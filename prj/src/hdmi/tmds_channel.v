==> flow/design.v <==
module tmds_channel (
	clk_pixel,
	video_data,
	data_island_data,
	control_data,
	mode,
	tmds
);
	reg _sv2v_0;
	parameter signed [31:0] CN = 0;
	input wire clk_pixel;
	input wire [7:0] video_data;
	input wire [3:0] data_island_data;
	input wire [1:0] control_data;
	input wire [2:0] mode;
	output reg [9:0] tmds = 10'b1101010100;
	reg signed [4:0] acc = 5'sd0;
	reg [8:0] q_m;
	reg [9:0] q_out;
	wire [9:0] video_coding;
	assign video_coding = q_out;
	reg [3:0] N1D;
	reg signed [4:0] N1q_m07;
	reg signed [4:0] N0q_m07;
	always @(*) begin
		if (_sv2v_0)
			;
		N1D = ((((((video_data[0] + video_data[1]) + video_data[2]) + video_data[3]) + video_data[4]) + video_data[5]) + video_data[6]) + video_data[7];
		case (((((((q_m[0] + q_m[1]) + q_m[2]) + q_m[3]) + q_m[4]) + q_m[5]) + q_m[6]) + q_m[7])
			4'b0000: N1q_m07 = 5'sd0;
			4'b0001: N1q_m07 = 5'sd1;
			4'b0010: N1q_m07 = 5'sd2;
			4'b0011: N1q_m07 = 5'sd3;
			4'b0100: N1q_m07 = 5'sd4;
			4'b0101: N1q_m07 = 5'sd5;
			4'b0110: N1q_m07 = 5'sd6;
			4'b0111: N1q_m07 = 5'sd7;
			4'b1000: N1q_m07 = 5'sd8;
			default: N1q_m07 = 5'sd0;
		endcase
		N0q_m07 = 5'sd8 - N1q_m07;
	end
	reg signed [4:0] acc_add;
	integer i;
	always @(*) begin
		if (_sv2v_0)
			;
		if ((N1D > 4'd4) || ((N1D == 4'd4) && (video_data[0] == 1'd0))) begin
			q_m[0] = video_data[0];
			for (i = 0; i < 7; i = i + 1)
				q_m[i + 1] = q_m[i] ~^ video_data[i + 1];
			q_m[8] = 1'b0;
		end
		else begin
			q_m[0] = video_data[0];
			for (i = 0; i < 7; i = i + 1)
				q_m[i + 1] = q_m[i] ^ video_data[i + 1];
			q_m[8] = 1'b1;
		end
		if ((acc == 5'sd0) || (N1q_m07 == N0q_m07)) begin
			if (q_m[8]) begin
				acc_add = N1q_m07 - N0q_m07;
				q_out = {~q_m[8], q_m[8], q_m[7:0]};
			end
			else begin
				acc_add = N0q_m07 - N1q_m07;
				q_out = {~q_m[8], q_m[8], ~q_m[7:0]};
			end
		end
		else if (((acc > 5'sd0) && (N1q_m07 > N0q_m07)) || ((acc < 5'sd0) && (N1q_m07 < N0q_m07))) begin
			q_out = {1'b1, q_m[8], ~q_m[7:0]};
			acc_add = (N0q_m07 - N1q_m07) + (q_m[8] ? 5'sd2 : 5'sd0);
		end
		else begin
			q_out = {1'b0, q_m[8], q_m[7:0]};
			acc_add = (N1q_m07 - N0q_m07) - (~q_m[8] ? 5'sd2 : 5'sd0);
		end
	end
	always @(posedge clk_pixel) acc <= (mode != 3'd1 ? 5'sd0 : acc + acc_add);
	reg [9:0] control_coding;
	always @(*) begin
		if (_sv2v_0)
			;
		(* full_case, parallel_case *)
		case (control_data)
			2'b00: control_coding = 10'b1101010100;
			2'b01: control_coding = 10'b0010101011;
			2'b10: control_coding = 10'b0101010100;
			2'b11: control_coding = 10'b1010101011;
		endcase
	end
	reg [9:0] terc4_coding;
	always @(*) begin
		if (_sv2v_0)
			;
		(* full_case, parallel_case *)
		case (data_island_data)
			4'b0000: terc4_coding = 10'b1010011100;
			4'b0001: terc4_coding = 10'b1001100011;
			4'b0010: terc4_coding = 10'b1011100100;
			4'b0011: terc4_coding = 10'b1011100010;
			4'b0100: terc4_coding = 10'b0101110001;
			4'b0101: terc4_coding = 10'b0100011110;
			4'b0110: terc4_coding = 10'b0110001110;
			4'b0111: terc4_coding = 10'b0100111100;
			4'b1000: terc4_coding = 10'b1011001100;
			4'b1001: terc4_coding = 10'b0100111001;
			4'b1010: terc4_coding = 10'b0110011100;
			4'b1011: terc4_coding = 10'b1011000110;
			4'b1100: terc4_coding = 10'b1010001110;
			4'b1101: terc4_coding = 10'b1001110001;
			4'b1110: terc4_coding = 10'b0101100011;
			4'b1111: terc4_coding = 10'b1011000011;
		endcase
	end
	wire [9:0] video_guard_band;
	generate
		if ((CN == 0) || (CN == 2)) begin : genblk1
			assign video_guard_band = 10'b1011001100;
		end
		else begin : genblk1
			assign video_guard_band = 10'b0100110011;
		end
	endgenerate
	wire [9:0] data_guard_band;
	generate
		if ((CN == 1) || (CN == 2)) begin : genblk2
			assign data_guard_band = 10'b0100110011;
		end
		else begin : genblk2
			assign data_guard_band = (control_data == 2'b00 ? 10'b1010001110 : (control_data == 2'b01 ? 10'b1001110001 : (control_data == 2'b10 ? 10'b0101100011 : 10'b1011000011)));
		end
	endgenerate
	always @(posedge clk_pixel)
		case (mode)
			3'd0: tmds <= control_coding;
			3'd1: tmds <= video_coding;
			3'd2: tmds <= video_guard_band;
			3'd3: tmds <= terc4_coding;
			3'd4: tmds <= data_guard_band;
		endcase
	initial _sv2v_0 = 0;
endmodule
Tool chain data of tmds_channel
Tool output for the design above, in the order of the flow.
Lines are those of the file above, counted from 1.
Operators: Yosys type, input widths -> output width; for muxes data width and select width s.
Cell names lack the library's common part.
{"block": "design", "design": "tmds_channel", "clock_port": "clk_pixel", "library": "sky130hd", "pvt_corner": "tt_025C_1v80"}

Elaborated design
Source: Yosys, flattened and elaborated, memories not mapped. Widths are those after wreduce. Registers that Yosys merges into a memory's read port (data or address) are not register bits. Print and check cells do not count. Equal cells are merged and count once.
Memory sizes are those after Yosys's memory passes, which may raise the word count (mostly to a power of two), join words into wider ones and drop unused or constant bits.
{"block": "bits", "reg_bits": 15, "romBits": 224, "mem_count": 2, "inputBits": 18, "output_inout_bits": 10, "wordCells": 86}
{"block": "mem_list", "memory": "(name not given)", "size": 16, "word_bits": 10, "rd": 1, "write_ports": 0, "line": 97, "source": "case (data_island_data)"}
{"block": "mem_list", "memory": "(name not given)", "size": 16, "word_bits": 4, "rd": 1, "write_ports": 0, "line": 29, "source": "case (((((((q_m[0] + q_m[1]) + q_m[2]) + q_m[3]) + q_m[4]) + q_m[5]) + q_m[6]) + q_m[7])"}
{"block": "classes", "n_addsub": 20, "compare": 5, "equal": 10, "n_mux": 21, "logic": 16, "n_reduce_logical": 10}
{"block": "ops", "operator": "$mux 10", "n": 6}
{"block": "ops", "operator": "$pmux 10 s5", "n": 1}
{"block": "ops", "operator": "$pmux 10 s4", "n": 1}
{"block": "ops", "operator": "$add 4x1->4", "n": 8}
{"block": "ops", "operator": "$mux 5", "n": 3}
{"block": "ops", "operator": "$sub 5x5->5", "n": 2}
{"block": "ops", "operator": "$add 3x1->4", "n": 2}
{"block": "ops", "operator": "$not 8->8", "n": 1}
{"block": "ops", "operator": "$mux 1", "n": 8}
{"block": "ops", "operator": "$xnor 1x1->1", "n": 7}
{"block": "ops", "operator": "$xor 1x1->1", "n": 7}
{"block": "ops", "operator": "$add 2x1->3", "n": 2}
{"block": "ops", "operator": "$eq 3x2->1 const B", "n": 2}
{"block": "ops", "operator": "$gt 5x1->1 const B", "n": 1}
{"block": "ops", "operator": "$lt 5x1->1 const B", "n": 1}
{"block": "ops", "operator": "$add 5x3->5", "n": 1}
{"block": "ops", "operator": "$sub 5x3->5", "n": 1}
{"block": "ops", "operator": "$add 5x5->5", "n": 1}
{"block": "ops", "operator": "$sub 5x5->5 const A", "n": 1}
{"block": "ops", "operator": "$gt 5x5->1", "n": 1}
{"block": "ops", "operator": "$lt 5x5->1", "n": 1}
{"block": "ops", "operator": "$eq 5x5->1", "n": 1}
{"block": "ops", "operator": "$logic_not 5->1", "n": 1}
{"block": "ops", "operator": "$reduce_bool 5->1", "n": 1}
{"block": "ops", "operator": "$add 1x1->2", "n": 2}
{"block": "ops", "operator": "$eq 2x2->1 const B", "n": 2}
{"block": "ops", "operator": "$gt 4x3->1 const B", "n": 1}
{"block": "ops", "operator": "$eq 4x3->1 const B", "n": 1}
Not listed: further kinds 10, cells in them 15.

Depth
Longest topological path by Yosys (ltp), each cell counted once; first at word level (registers and memories cut), then after technology mapping (sequential cells cut; the memories' decode and read muxes count).
{"block": "depth", "word_depth": 18, "abc_area": 0, "mapped_depth": 36, "ltp_nobuf": 32}

Netlist
Source: synth_stat.txt of the flow (Yosys; design flattened, memories mapped). It holds for the ABC_AREA given above (unset counts as 0); a run with the other value may have another netlist.
{"block": "mapped", "mapped_cells": 317, "yosys_area_um2": 2551.2, "seq_area_um2": 380.4, "ffs": 14, "buffers": 18}
{"block": "types", "cell_type": "ha_1", "n": 29, "type_area_um2": 362.848}
{"block": "types", "cell_type": "edfxtp_1", "n": 10, "type_area_um2": 300.288}
{"block": "types", "cell_type": "fa_1", "n": 9, "type_area_um2": 180.173}
{"block": "types", "cell_type": "a21oi_1", "n": 26, "type_area_um2": 130.125}
{"block": "types", "cell_type": "xnor2_1", "n": 13, "type_area_um2": 113.859}
{"block": "types", "cell_type": "nor2_1", "n": 25, "type_area_um2": 93.84}
{"block": "types", "cell_type": "inv_1", "n": 23, "type_area_um2": 86.333}
{"block": "types", "cell_type": "nand2_1", "n": 23, "type_area_um2": 86.333}
{"block": "types", "cell_type": "xnor2_2", "n": 5, "type_area_um2": 81.328}
{"block": "types", "cell_type": "dfxtp_1", "n": 4, "type_area_um2": 80.077}
{"block": "types", "cell_type": "xor2_1", "n": 8, "type_area_um2": 70.067}
{"block": "types", "cell_type": "o21ai_0", "n": 13, "type_area_um2": 65.062}
{"block": "types", "cell_type": "nor3_1", "n": 12, "type_area_um2": 60.058}
{"block": "types", "cell_type": "nand2b_1", "n": 8, "type_area_um2": 50.048}
{"block": "types", "cell_type": "a211oi_1", "n": 6, "type_area_um2": 45.043}
{"block": "types", "cell_type": "clkbuf_1", "n": 12, "type_area_um2": 45.043}
{"block": "types", "cell_type": "nor2b_1", "n": 7, "type_area_um2": 43.792}
{"block": "types", "cell_type": "nand3_1", "n": 7, "type_area_um2": 35.034}
Not listed: further types 45, cells in them 77.

Path before layout
Source: OpenSTA report_checks on the synthesized netlist (no wires, ideal clock, input and output delay 20% of the period each), path of least setup slack; recovery checks are left aside. Register names are those of the netlist, which keeps one name where synthesis merged equal registers.
{"block": "synth_timing", "path_kind": "input -> register", "start": "input port video_data[0]", "end": "register acc[4]", "clock_period_ps": 14900, "input_delay_ps": 2980, "setup_time_ps": 130, "arrival_time_ps": 11540, "setup_slack_ps": 3230, "path_delay_ps": 8690, "driving_pins": 36, "period_less_setup_slack_ps": 11670}
"path_delay_ps" = arrival - input delay + setup time.
"driving_pins" counts driving pins, that of a launching flip-flop among them; a cell with two outputs on the path counts twice.
"period_less_setup_slack_ps" is the clock period less the worst setup slack; recovery checks do not enter. This is arithmetic on one report: input and output delays are still those of the set period (20% each).
Between the ends stands the longest chain of elaborated cells between them, by number of cells; it is not shown to be the way that was timed. Of several equally long chains one is given.
A line is the first line of the expression or statement that the cell stems from. Yosys adds cells for indexed reads and writes and turns some case tables into memories.
The chain passes a memory read, where the word-level depth is cut; so it can be longer than that depth.
{"block": "synth_between", "cell_sequence": "inv_1 > fa_1 > fa_1 > fa_1 > inv_1 > ha_1 > fa_1 > nor3b_1 > o211ai_1 > nand2_1 > clkbuf_1 > xnor2_1 > fa_1 > fa_1 > fa_1 > ha_1 > inv_1 > fa_1 > buf_4 > xnor2_2 > nand2_1 > ha_1 > clkbuf_1 > nor2b_1 > mux2i_1 > o32ai_1 > buf_2 > o31ai_1 > a21oi_1 > a31oi_1 > ha_1 > a21o_1 > a21oi_1 > xnor2_1 > o21ai_0 > nor3b_1", "elab_chain_cells": 26, "cells_between": 59}
{"block": "synth_lines", "item": "start: declaration", "line": 12, "source": "input wire [7:0] video_data;"}
{"block": "synth_lines", "item": "$add 1x1->2", "line": 28, "source": "N1D = ((((((video_data[0] + video_data[1]) + video_data[2]) + video_data[3]) + video_data[4]) + video_data[5]) ..."}
{"block": "synth_lines", "item": "$add 2x1->3", "line": 28}
{"block": "synth_lines", "item": "$add 3x1->4", "line": 28}
{"block": "synth_lines", "item": "$add 4x1->4 x4", "line": 28}
{"block": "synth_lines", "item": "$eq 4x3->1", "line": 48, "source": "if ((N1D > 4'd4) || ((N1D == 4'd4) && (video_data[0] == 1'd0))) begin"}
{"block": "synth_lines", "item": "$logic_and 1x1->1", "line": 48}
{"block": "synth_lines", "item": "$logic_or 1x1->1", "line": 48}
{"block": "synth_lines", "item": "[... 9 more ...]"}
{"block": "synth_lines", "item": "$sub 5x5->5", "line": 41, "source": "N0q_m07 = 5'sd8 - N1q_m07;"}
{"block": "synth_lines", "item": "$gt 5x5->1", "line": 70, "source": "else if (((acc > 5'sd0) && (N1q_m07 > N0q_m07)) || ((acc < 5'sd0) && (N1q_m07 < N0q_m07))) begin"}
{"block": "synth_lines", "item": "$logic_and 1x1->1", "line": 70}
{"block": "synth_lines", "item": "$logic_or 1x1->1", "line": 70}
{"block": "synth_lines", "item": "$mux 5", "line": 70}
{"block": "synth_lines", "item": "$mux 5", "line": 60, "source": "if ((acc == 5'sd0) || (N1q_m07 == N0q_m07)) begin"}
{"block": "synth_lines", "item": "$add 5x5->5", "line": 79, "source": "always @(posedge clk_pixel) acc <= (mode != 3'd1 ? 5'sd0 : acc + acc_add);"}
{"block": "synth_lines", "item": "end: assignment", "line": 79}
{"block": "synth_lines", "item": "end: declaration", "line": 17, "source": "reg signed [4:0] acc = 5'sd0;"}

Worst path after layout
From the final timing report of run 2: the path of least setup slack in the routed layout; clock arrival at registers is part of the times.
The path's times are printed in steps of 10 ps; the period is the one set.
{"block": "layout_timing", "path_kind": "input -> register", "start": "input port video_data[0]", "end": "register acc[4]", "clock_period_ps": 15800, "input_delay_ps": 3160, "setup_time_ps": 110, "arrival_time_ps": 13210, "setup_slack_ps": 2710, "driving_pins": 33}
Between the ends stands the longest chain of elaborated cells between them, by number of cells; it is not shown to be the way that was timed. Of several equally long chains one is given.
The chain passes a memory read, where the word-level depth is cut; so it can be longer than that depth.
{"block": "layout_between", "cell_sequence": "clkdlybuf4s50_1 > inv_1 > fa_1 > fa_1 > fa_1 > inv_1 > ha_1 > fa_1 > nor3b_1 > o211ai_1 > nand2_1 > xor2_1 > fa_1 > fa_1 > fa_1 > ha_1 > inv_1 > fa_1 > xnor2_2 > nand2_1 > ha_1 > inv_1 > a211o_1 > a311o_1 > o211ai_4 > nand2_1 > a31oi_1 > ha_1 > a21o_1 > a21oi_1 > xnor2_1 > o21ai_0 > nor3b_1", "elab_chain_cells": 26, "cells_between": 59}
{"block": "layout_lines", "item": "start: declaration", "line": 12, "source": "input wire [7:0] video_data;"}
{"block": "layout_lines", "item": "$add 1x1->2", "line": 28, "source": "N1D = ((((((video_data[0] + video_data[1]) + video_data[2]) + video_data[3]) + video_data[4]) + video_data[5]) ..."}
{"block": "layout_lines", "item": "$add 2x1->3", "line": 28}
{"block": "layout_lines", "item": "$add 3x1->4", "line": 28}
{"block": "layout_lines", "item": "$add 4x1->4 x4", "line": 28}
{"block": "layout_lines", "item": "$eq 4x3->1", "line": 48, "source": "if ((N1D > 4'd4) || ((N1D == 4'd4) && (video_data[0] == 1'd0))) begin"}
{"block": "layout_lines", "item": "$logic_and 1x1->1", "line": 48}
{"block": "layout_lines", "item": "$logic_or 1x1->1", "line": 48}
{"block": "layout_lines", "item": "[... 9 more ...]"}
{"block": "layout_lines", "item": "$sub 5x5->5", "line": 41, "source": "N0q_m07 = 5'sd8 - N1q_m07;"}
{"block": "layout_lines", "item": "$gt 5x5->1", "line": 70, "source": "else if (((acc > 5'sd0) && (N1q_m07 > N0q_m07)) || ((acc < 5'sd0) && (N1q_m07 < N0q_m07))) begin"}
{"block": "layout_lines", "item": "$logic_and 1x1->1", "line": 70}
{"block": "layout_lines", "item": "$logic_or 1x1->1", "line": 70}
{"block": "layout_lines", "item": "$mux 5", "line": 70}
{"block": "layout_lines", "item": "$mux 5", "line": 60, "source": "if ((acc == 5'sd0) || (N1q_m07 == N0q_m07)) begin"}
{"block": "layout_lines", "item": "$add 5x5->5", "line": 79, "source": "always @(posedge clk_pixel) acc <= (mode != 3'd1 ? 5'sd0 : acc + acc_add);"}
{"block": "layout_lines", "item": "end: assignment", "line": 79}
{"block": "layout_lines", "item": "end: declaration", "line": 17, "source": "reg signed [4:0] acc = 5'sd0;"}

Hand-over note for tmds_channel

Measured results for tmds_channel: 2 stored runs of the Yosys and OpenROAD flow on sky130hd. The settings differ; the order carries no meaning. The constraints put input and output delay at 20% of the set period each and load the outputs with 0.01 pF.
By "critical_path_time_ps" is meant the share of the clock period that the worst setup path is allowed (20% is reserved at inputs, 20% at outputs), minus its slack. Clock arrival times at its registers enter into it.
"critical_path_time_ps" is known to 10 ps.

{"run": "run 1", "settings": { "period_ns": 8.98, "CORE_UTILIZATION": 68, "SETUP_SLACK_MARGIN": 1.06, "PLACE_DENSITY_LB_ADDON": 0.2, "CORE_MARGIN": 4, "CTS_CLUSTER_DIAMETER": 123, "MIN_ROUTING_LAYER": "met1", "CAP_MARGIN": 20, "SLEW_MARGIN": 20 }, "outcome": "no final report: clock tree synthesis broke off with DPL-0033"}
{"run": "run 2", "settings": { "period_ns": 15.8, "CAP_MARGIN": 20, "CORE_MARGIN": 2, "CORE_UTILIZATION": 40, "SLEW_MARGIN": 20 }, "results": { "final_setup_ws_ps": 2710, "critical_path_time_ps": 9930, "timing.worst_path_kind": "input -> register", "synthesis_area_um2": 2551.2, "die_um2": 7032.5, "tns_setup_ps": 0, "stdcell_area_um2": 2889.0 }}

End of note.
