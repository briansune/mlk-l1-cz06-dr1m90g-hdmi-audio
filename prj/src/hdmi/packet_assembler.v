==> flow/design.v <==
module packet_assembler (
	clk_pixel,
	reset,
	data_island_period,
	header,
	sub,
	packet_data,
	counter
);
	input wire clk_pixel;
	input wire reset;
	input wire data_island_period;
	input wire [23:0] header;
	input wire [223:0] sub;
	output wire [8:0] packet_data;
	output reg [4:0] counter = 5'd0;
	always @(posedge clk_pixel)
		if (reset)
			counter <= 5'd0;
		else if (data_island_period)
			counter <= counter + 5'd1;
	wire [5:0] counter_t2 = {counter, 1'b0};
	wire [5:0] counter_t2_p1 = {counter, 1'b1};
	reg [39:0] parity = 40'h0000000000;
	wire [63:0] bch [3:0];
	assign bch[0] = {parity[0+:8], sub[0+:56]};
	assign bch[1] = {parity[8+:8], sub[56+:56]};
	assign bch[2] = {parity[16+:8], sub[112+:56]};
	assign bch[3] = {parity[24+:8], sub[168+:56]};
	wire [31:0] bch4 = {parity[32+:8], header};
	assign packet_data = {bch[3][counter_t2_p1], bch[2][counter_t2_p1], bch[1][counter_t2_p1], bch[0][counter_t2_p1], bch[3][counter_t2], bch[2][counter_t2], bch[1][counter_t2], bch[0][counter_t2], bch4[counter]};
	function automatic [7:0] next_ecc;
		input [7:0] ecc;
		input [7:0] next_bch_bit;
		next_ecc = (ecc >> 1) ^ (ecc[0] ^ next_bch_bit ? 8'b10000011 : 8'd0);
	endfunction
	wire [7:0] parity_next [4:0];
	wire [31:0] parity_next_next;
	genvar _gv_i_1;
	generate
		for (_gv_i_1 = 0; _gv_i_1 < 5; _gv_i_1 = _gv_i_1 + 1) begin : parity_calc
			localparam i = _gv_i_1;
			if (i == 4) begin : genblk1
				assign parity_next[i] = next_ecc(parity[i * 8+:8], header[counter]);
			end
			else begin : genblk1
				assign parity_next[i] = next_ecc(parity[i * 8+:8], sub[(i * 56) + counter_t2]);
				assign parity_next_next[i * 8+:8] = next_ecc(parity_next[i], sub[(i * 56) + counter_t2_p1]);
			end
		end
	endgenerate
	always @(posedge clk_pixel)
		if (reset)
			parity <= 40'h0000000000;
		else if (data_island_period) begin
			if (counter < 5'd28) begin
				parity[0+:32] <= parity_next_next;
				if (counter < 5'd24)
					parity[32+:8] <= parity_next[4];
			end
			else if (counter == 5'd31)
				parity <= 40'h0000000000;
		end
		else
			parity <= 40'h0000000000;
endmodule
# Tool chain data of packet_assembler
# The steps from the RTL of packet_assembler to its reports follow in flow order.
# Line numbers count from 1 in the design file above.
# Cell names lack the library's common part.
# The mark n/a stands for no value.
# setup
top	packet_assembler
clk_port	clk_pixel
lib	sky130hd
corner	tt_025C_1v80

# Word-level counts
# Source: Yosys, flattened and elaborated. Widths are those after wreduce. Registers that Yosys merges into a memory's read port (data or address) are not register bits. Print and check cells do not count. Equal cells are merged and count once.
# op_classes
add_sub_neg	7
n_cmp	2
equal	2
n_shift	18
muxes	14
n_logic	19
reduce_logical	12
# ops
op	n
64-bit by 6-bit indexed select with 1-bit output	8
224-bit by 10-bit indexed select with 1-bit output	2
224-bit by 7-bit indexed select with 1-bit output	2
224-bit by 8-bit indexed select with 1-bit output	2
224-bit by 9-bit indexed select with 1-bit output	2
8-bit two-way mux	12
7-bit by 8-bit bitwise XOR with 8-bit output	9
8-bit nonzero test	9
32-bit two-way mux	2
32-bit by 5-bit indexed select with 1-bit output	1
24-bit by 5-bit indexed select with 1-bit output	1
8-bit by 6-bit adder with 9-bit output (first input constant)	2
7-bit by 6-bit adder with 8-bit output (first input constant)	2
6-bit by 6-bit adder with 7-bit output (first input constant)	2
5-bit less-than comparator (second input constant)	2
1-bit bitwise XOR	9
5-bit by 1-bit adder with 5-bit output (second input constant)	1
5-bit == test (second input constant)	1
2-bit by 1-bit != test with 1-bit output (second input constant)	1
2-bit AND reduction	1
2-bit nonzero test	1
2-bit OR reduction	1
1-bit NOT	1
# word_totals
ff_bits	45
input_bits	251
out_inout_bits	14
wordCells	77

# Longest topological paths
# Longest topological path by Yosys (ltp), each cell counted once; first at word level (registers and memories cut), then after technology mapping (sequential cells cut; the memories' decode and read muxes count).
# logic_depth
depth_word	11
ABC_AREA	0
depth_mapped	11
depth_no_buf	8

# After synthesis
# Source: synth_stat.txt of the flow (Yosys; design flattened, memories mapped). It holds for the ABC_AREA given above (unset counts as 0); a run with the other value may have another netlist.
# by_type
type	n	area_total_um2
dfxtp_1	45	900.864
mux4_2	39	878.342
mux2i_1	56	560.538
mux4_1	8	210.202
a21oi_1	37	185.178
and3_1	27	168.912
nor2_1	43	161.405
a22oi_1	21	157.651
xnor2_1	16	140.134
nand2_1	28	105.101
xor2_1	11	96.342
a211oi_1	12	90.086
buf_12	4	80.077
a221oi_2	5	75.072
buf_6	6	67.565
clkbuf_1	17	63.811
mux2_2	5	56.304
o221ai_1	6	52.55
# Other cell types: 35; their cells: 77.
# synth_totals
stdcells	463
yosys_area_um2	4606.9
seqArea_um2	900.9
ff_cells	45
buf_cells	42

# Path before layout
# Source: OpenSTA report_checks on the synthesized netlist (no wires, ideal clock, input and output delay 20% of the period each), path of least setup slack; recovery checks are left aside. Register names are those of the netlist, which keeps one name where synthesis merged equal registers.
# synth_path
path_type	register to output
from	reg counter[0]
to	out packet_data[0]
tclk_ns	2.39
out_delay_ns	0.478
t_first_pin_ns	0.000
arrival_time_ns	2.069
required_ns	1.912
setup_slack_ns	-0.157
path_delay_ns	2.069
stages	8
path_buffers	4
synth_period_reached_ns	2.547
# "path_delay_ns" = arrival - input delay + setup time.
# A path that ends at an output port has no setup time.
# "stages" counts driving pins, that of a launching flip-flop among them; a cell with two outputs on the path counts twice.
# "synth_period_reached_ns" is the clock period less the worst setup slack; recovery checks do not enter. This is arithmetic on one report: input and output delays are still those of the set period (20% each).
# Between the ends stands the longest chain of elaborated cells between them, by number of cells; it is not shown to be the way that was timed. Of several equally long chains one is given.
# Each line given opens the expression or statement behind the cell; cells for indexed reads and writes are added by Yosys, which also makes memories of some case tables.
# synth_via
cell_sequence	dfxtp_1 -> buf_6 -> buf_2 -> buf_4 -> buf_2 -> mux4_2 -> mux2i_1 -> o21bai_1
elab_chain_len	1
cone_cells	1
cone_lines	1
cone_classes	shift: 1
# synth_rtl
element	line_no	text
start: declaration	16	output reg [4:0] counter = 5'd0;
start: assignment	19	counter <= 5'd0;
start: assignment	21	counter <= counter + 5'd1;
32-bit by 5-bit indexed select with 1-bit output	31	assign packet_data = {bch[3][counter_t2_p1], bch[2][counter_t2_p1], bch[1][counter_t2_p1], bch[0][counter_t2_p ...
end: declaration	15	output wire [8:0] packet_data;

# Design packet_assembler on sky130hd. What follows are 2 stored runs of the flow, each under its own settings; their order means nothing. The constraints put input and output delay at 20% of the set period each and load the outputs with 0.01 pF.
# A setting shown as - is not set for that run.
setting or result,entry A,entry B
period_ns,2.22,1.72
CORE_UTILIZATION,38,41
SETUP_SLACK_MARGIN,-0.0,0.48
PLACE_DENSITY_LB_ADDON,0.29,0.14
CELL_PAD_IN_SITES_GLOBAL_PLACEMENT,2,-
CELL_PAD_IN_SITES_DETAIL_PLACEMENT,0,2
ABC_AREA,0,-
CAP_MARGIN,5,15
MIN_ROUTING_LAYER,met2,-
CORE_MARGIN,2,2
SLEW_MARGIN,20,20
HOLD_SLACK_MARGIN,-,-0.0
TNS_END_PERCENT,-,25
GPL_TIMING_DRIVEN,-,0
GPL_ROUTABILITY_DRIVEN,-,1
# Entry A: did not finish, placement stopped with FLW-0024
# Entry B: did not finish, placement stopped with a tool error
